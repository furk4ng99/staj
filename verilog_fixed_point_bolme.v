==> flow/design.v <==
module bolme(
	input clk,
	input signed [7:0] 		bolunen, 
	input signed [7:0] 		bolen, 
	output signed [15:0] 	kalan, 
	output signed [15:0] 	bolum	
    );
	reg signed [15:0] bolen_ = 0;
	reg signed [15:0] kalan_ = 0;
	reg signed [15:0] bolum_ = 0;  
	reg [2:0] durum          = 3'b001; 
	reg [3:0] i              = 0;
	localparam POS_POS   =  3'b000;
	localparam POS_NEG   =  3'b010;
	localparam NEG_POS   =  3'b100;
	localparam NEG_NEG 	 =  3'b110;
	localparam DURUM_  	 =  3'b001;
	localparam ISLEM 	 =	3'b111;
	localparam FINISH    = 	3'b011;
	always @(posedge clk) begin
		case(durum)
			POS_POS: begin
				kalan_[7:0] 	= bolunen;
				bolen_[15:8] 	= bolen;
				durum 			<= 3'b111;
			end
			POS_NEG: begin
				kalan_[7:0] 	= bolunen;
				bolen_[15:8] 	= ~bolen + 1'b1;
				durum 			<= 3'b111;
			end
			NEG_POS: begin 
				bolen_[15:8] 	=  bolen;   
				kalan_[7:0] 	= ~bolunen  + 1'b1;	
				durum 			<= 3'b111;
			end
			NEG_NEG: begin
				bolen_[15:8] 	= (~bolen) + 1'b1;
				kalan_[7:0] 	= (~bolunen) + 1'b1;	
				durum 			<= 3'b111;
			end
			ISLEM: begin
				if (i < 9) begin
					kalan_ = kalan_ - bolen_;
					if (kalan_ < 0) begin
						kalan_ 		= kalan_ + bolen_;
						bolum_ 		= bolum_ << 1;
						bolum_[4] 	= 1'b0;
						bolen_		= bolen_ >> 1;
						i 			= i + 1;
						durum 		<= 3'b111;
					end
					else begin
						bolum_ 		= bolum_ << 1;
						bolum_[4] 	= 1'b1;
						bolen_		= bolen_ >> 1;
						i 			= i + 1;
						durum 		<= 3'b111;
					end					
				end
				else if (i == 9) begin
					if (bolunen[7] == 0 && bolen[7] == 0) begin  
					end
					else begin
						if (bolen[7] == 1 && bolunen[7] == 0) begin  
							bolum_ = ~bolum_ + 1'b1;
							durum <= FINISH;
						end
						else if (bolen[7] == 0 && bolunen[7] == 1) begin  
							bolum_ 	= bolum_ + 8'b00010000;	
							bolum_ 	= ~bolum_ + 8'b00000001;
							kalan_ 	= bolen - kalan_;
							durum 	<= FINISH;
						end
						else if (bolen[7] == 1 && bolunen[7] == 1) begin  
							bolum_ 			= bolum_ + 8'b00010000;
							kalan_ 			= (~(bolen) + 8'b00000001) - kalan_;
							kalan_[15:8] 	= 1'b0;  
							durum 			<= FINISH;
						end
					end
				end
			end
			DURUM_: begin
				durum = {bolunen[7], bolen[7], 1'b0};
			end
			FINISH: begin
			end
		endcase
	end
	assign bolum = bolum_;
	assign kalan = kalan_;
endmodule
Reports on bolme
What the tools print for bolme, step after step.
Lines are those of the file above, counted from 1.
Operators: Yosys type, input widths -> output width; for muxes data width and select width s.
Cell names lack the library's common part.
Not given: -

inputs
  design top = bolme
  clock = clk
  cell library = sky130hd
  corner = tt_025C_1v80

Word-level counts
Source: Yosys, flattened and elaborated, memories not mapped. Widths are those after wreduce. Registers that Yosys merges into a memory's read port (data or address) are not register bits. Print and check cells do not count.

word-level totals
  elaborated cells = 89
  output and inout bits = 32
  input bits = 17
  register bits = 55

operators by class
  $add $sub $neg = 11
  reductions and logical operators = 22
  bitwise operators = 7
  magnitude comparators = 2
  equal/unequal tests = 14
  multiplexer cells = 25

operator list
  kind                   number
  $mux 16                13
  $pmux 8 s3             2
  $add 16x1->16 const B  2
  $not 16->16            2
  $add 8x1->8 const B    3
  $not 8->8              3
  $mux 3                 6
  $lt 16x1->1 const B    1
  $add 16x16->16         1
  $sub 16x16->16         1
  $add 16x5->16 const B  1
  $sub 8x16->16          1
  $mux 8                 2
  $reduce_bool 3->1      4
  $reduce_and 5->1       2
  $eq 3x3->1 const B     3
  $ne 3x3->1 const B     3
  $pmux 3 s3             1
  $reduce_or 2->1        4
  $reduce_and 4->1       2
  $sub 8x8->8            1
  $ne 2x2->1 const B     3
  $ne 5x5->1 const B     1
  $logic_and 1x1->1      4
  $reduce_and 2->1       2
  $add 4x1->4 const B    1
  $lt 4x4->1 const B     1
  $eq 4x4->1 const B     1

Other operator kinds: 9; their cells: 10.

Longest topological paths
Yosys ltp: most cells in a row. Word level: on the elaborated netlist, between registers, memories and ports. Mapped: between sequential cells and ports; inverters and the memories' decode and read muxes count.

logic depth
  depth after elaboration = 10
  ABC_AREA = 0
  gate-level depth with buffers = 18
  depth with buffers taken out = 18

Mapped cells and area
Yosys stat after the flow's synthesis: flattened, memories mapped to cells. It holds for the ABC_AREA given above (unset counts as 0); a run with the other value may have another netlist.

synthesis totals
  cell count = 728
  flip-flops = 54
  chip area (Yosys) = 6159.7 um2
  buffer cells = 30

cell types
  type      number
  edfxtp_1  54
  ha_1      69
  xnor2_1   40
  a21oi_1   64
  xor2_1    32
  inv_1     64
  nor2_1    59
  o21ai_0   42
  nand2_1   39
  a21o_1    18
  nand3_1   23
  a211oi_1  12
  nor3_1    18
  nand2b_1  13
  fa_1      4
  mux2i_1   8
  clkbuf_1  18
  o22ai_1   10

Other cell types: 55; their cells: 141.

Path before layout
Path of least setup slack by OpenSTA after synthesis, without wires, with an ideal clock, recovery checks aside; 20% of the period is set as input and as output delay. Where synthesis merged equal registers, the netlist keeps one of their names.

timing path after synthesis
  kind = reg2reg
  from = register kalan_[0]
  to = register kalan_[14]
  required time = 3.622 ns
  setup slack = 0.008 ns
  delay of the path = 3.882 ns
  path buffers = 0
  clock period = 3.89 ns
  arrival time = 3.614 ns
  setup time = 0.268 ns
  stages on the path = 18
  period reached after synthesis = 3.882 ns

"delay of the path" = arrival - input delay + setup time.
"stages on the path": output pins that drive a net of the path, with the launching flip-flop's if there is one; two outputs of one cell count as two.
"period reached after synthesis" is the clock period less the worst setup slack; recovery checks do not enter. This is arithmetic on one report: input and output delays are still those of the set period (20% each).
Between the ends stands the longest chain of elaborated cells between them, by number of cells; it is not shown to be the way that was timed. Of several equally long chains one is given.
Each line given opens the expression or statement behind the cell; cells for indexed reads and writes are added by Yosys, which also makes memories of some case tables.
A register here has more assigning lines than the two given.

on the way, after synthesis
  cell sequence = edfxtp_1 -> inv_1 -> ha_1 -> fa_1 -> nor2b_1 -> o31a_1 -> o21ai_0 -> nor2b_1 -> xnor2_1 -> ha_1 -> a2111o_1 -> o21a_1 -> a31o_2 -> a211o_1 -> a21oi_1 -> xnor2_1 -> mux2i_1 -> o22ai_1
  cells in the longest elaborated chain = 6
  elaborated cells between the ends (all ways) = 10
  source lines of those cells = 9
  those cells by class = add/sub (3); compare (1); mux (6)

ends and longest elaborated chain, after synthesis
  item           line  source
  from (decl)    9     reg signed [15:0] kalan_ = 0;
  from (assign)  23    kalan_[7:0] = bolunen;
  from (assign)  28    kalan_[7:0] = bolunen;
  $sub 8x16->16  72    kalan_ = bolen - kalan_;
  $mux 16        69    else if (bolen[7] == 0 && bolunen[7] == 1) begin
  $mux 16        65    if (bolen[7] == 1 && bolunen[7] == 0) begin
  $mux 16        62    if (bolunen[7] == 0 && bolen[7] == 0) begin
  $mux 16        61    else if (i == 9) begin
  $mux 16        43    if (i < 9) begin
  to (assign)    44    kalan_ = kalan_ - bolen_;
  to (assign)    46    kalan_ = kalan_ + bolen_;
  to (decl)      9

Timing after layout
From the final timing report of run 1: the path of least setup slack in the routed layout; clock arrival at registers is part of the times.

timing path after layout
  kind = reg2reg
  from = register kalan_[0]
  to = register kalan_[15]
  setup slack = 3.50 ns
  clock period = 7.92 ns
  arrival time = 4.45 ns
  stages on the path = 18
  required time = 7.94 ns
  path buffers = 0
  setup time = 0.27 ns

Between the ends stands the longest chain of elaborated cells between them, by number of cells; it is not shown to be the way that was timed. Of several equally long chains one is given.
A register here has more assigning lines than the two given.

on the way, after layout
  cell sequence = edfxtp_1 -> inv_1 -> ha_1 -> fa_1 -> nor2b_1 -> o31a_1 -> o21ai_0 -> nor2b_1 -> xnor2_1 -> ha_1 -> a2111o_1 -> o21bai_1 -> a221oi_2 -> a21oi_1 -> a21o_1 -> a21oi_1 -> xnor2_1 -> o32ai_2
  cells in the longest elaborated chain = 6
  elaborated cells between the ends (all ways) = 10
  source lines of those cells = 9
  those cells by class = add/sub (3); compare (1); mux (6)

ends and longest elaborated chain, after layout
  item           line  source
  from (decl)    9     reg signed [15:0] kalan_ = 0;
  from (assign)  23    kalan_[7:0] = bolunen;
  from (assign)  28    kalan_[7:0] = bolunen;
  $sub 8x16->16  72    kalan_ = bolen - kalan_;
  $mux 16        69    else if (bolen[7] == 0 && bolunen[7] == 1) begin
  $mux 16        65    if (bolen[7] == 1 && bolunen[7] == 0) begin
  $mux 16        62    if (bolunen[7] == 0 && bolen[7] == 0) begin
  $mux 16        61    else if (i == 9) begin
  $mux 16        43    if (i < 9) begin
  to (assign)    44    kalan_ = kalan_ - bolen_;
  to (assign)    46    kalan_ = kalan_ + bolen_;
  to (decl)      9

Module bolme, platform sky130hd: 2 stored runs of the flow (Yosys, OpenROAD) with differing settings, in no particular order. Input and output delays are each 20% of the period that was set; the output load is 0.01 pF.
"achieved clock period (ns)" is the run's clock period less its worst setup slack. It is reckoned from that one timing run; input and output delays stay at 20% of the period that was set.
"worst setup path time (ns)" is the time allowed to the run's worst setup path (the clock period less input and output delay, where it has them) less its slack. Clock arrival times count: a late capture clock shortens it, a late launch clock lengthens it.
"finish__power__total" rests on the timing tool's default activity at the inputs, not on a simulated workload.

settings of run 1
{
  "period_ns": 7.92,
  "CORE_UTILIZATION": 19,
  "SETUP_SLACK_MARGIN": 1.95,
  "PLACE_DENSITY": 0.79,
  "CORE_ASPECT_RATIO": 0.5,
  "GPL_ROUTABILITY_DRIVEN": 1,
  "CTS_CLUSTER_SIZE": 58,
  "MIN_ROUTING_LAYER": "met1",
  "MAX_ROUTING_LAYER": "met4",
  "CAP_MARGIN": 20,
  "CORE_MARGIN": 2,
  "SLEW_MARGIN": 20
}
report of run 1
yosys chip area after synthesis (um^2): 6159.7
finish__design__die__area: 33962.7
finish__design__instance__area__stdcell: 7241.9
finish__design__instance__utilization: 0.2279
finish__timing__setup__ws: 3.498
finish__timing__setup__tns: 0.000
finish__timing__hold__ws: 0.522
finish__power__total: 6.164e-04
achieved clock period (ns): 4.422
worst setup path time (ns): 4.42
worst setup path kind: reg2reg

settings of run 2
{
  "period_ns": 7.74,
  "CORE_UTILIZATION": 36,
  "SETUP_SLACK_MARGIN": -0.56,
  "PLACE_DENSITY_LB_ADDON": 0.12,
  "CELL_PAD_IN_SITES_DETAIL_PLACEMENT": 1,
  "ABC_AREA": 0,
  "GPL_ROUTABILITY_DRIVEN": 1,
  "CTS_CLUSTER_DIAMETER": 94,
  "CAP_MARGIN": 40,
  "CORE_MARGIN": 2,
  "SLEW_MARGIN": 20
}
report of run 2
yosys chip area after synthesis (um^2): 6159.7
finish__design__die__area: 18172.4
finish__design__instance__area__stdcell: 7020.5
finish__design__instance__utilization: 0.4218
finish__timing__setup__ws: 3.392
finish__timing__setup__tns: 0.000
finish__timing__hold__ws: 0.503
finish__power__total: 6.757e-04
achieved clock period (ns): 4.348
worst setup path time (ns): 2.80
worst setup path kind: in2reg
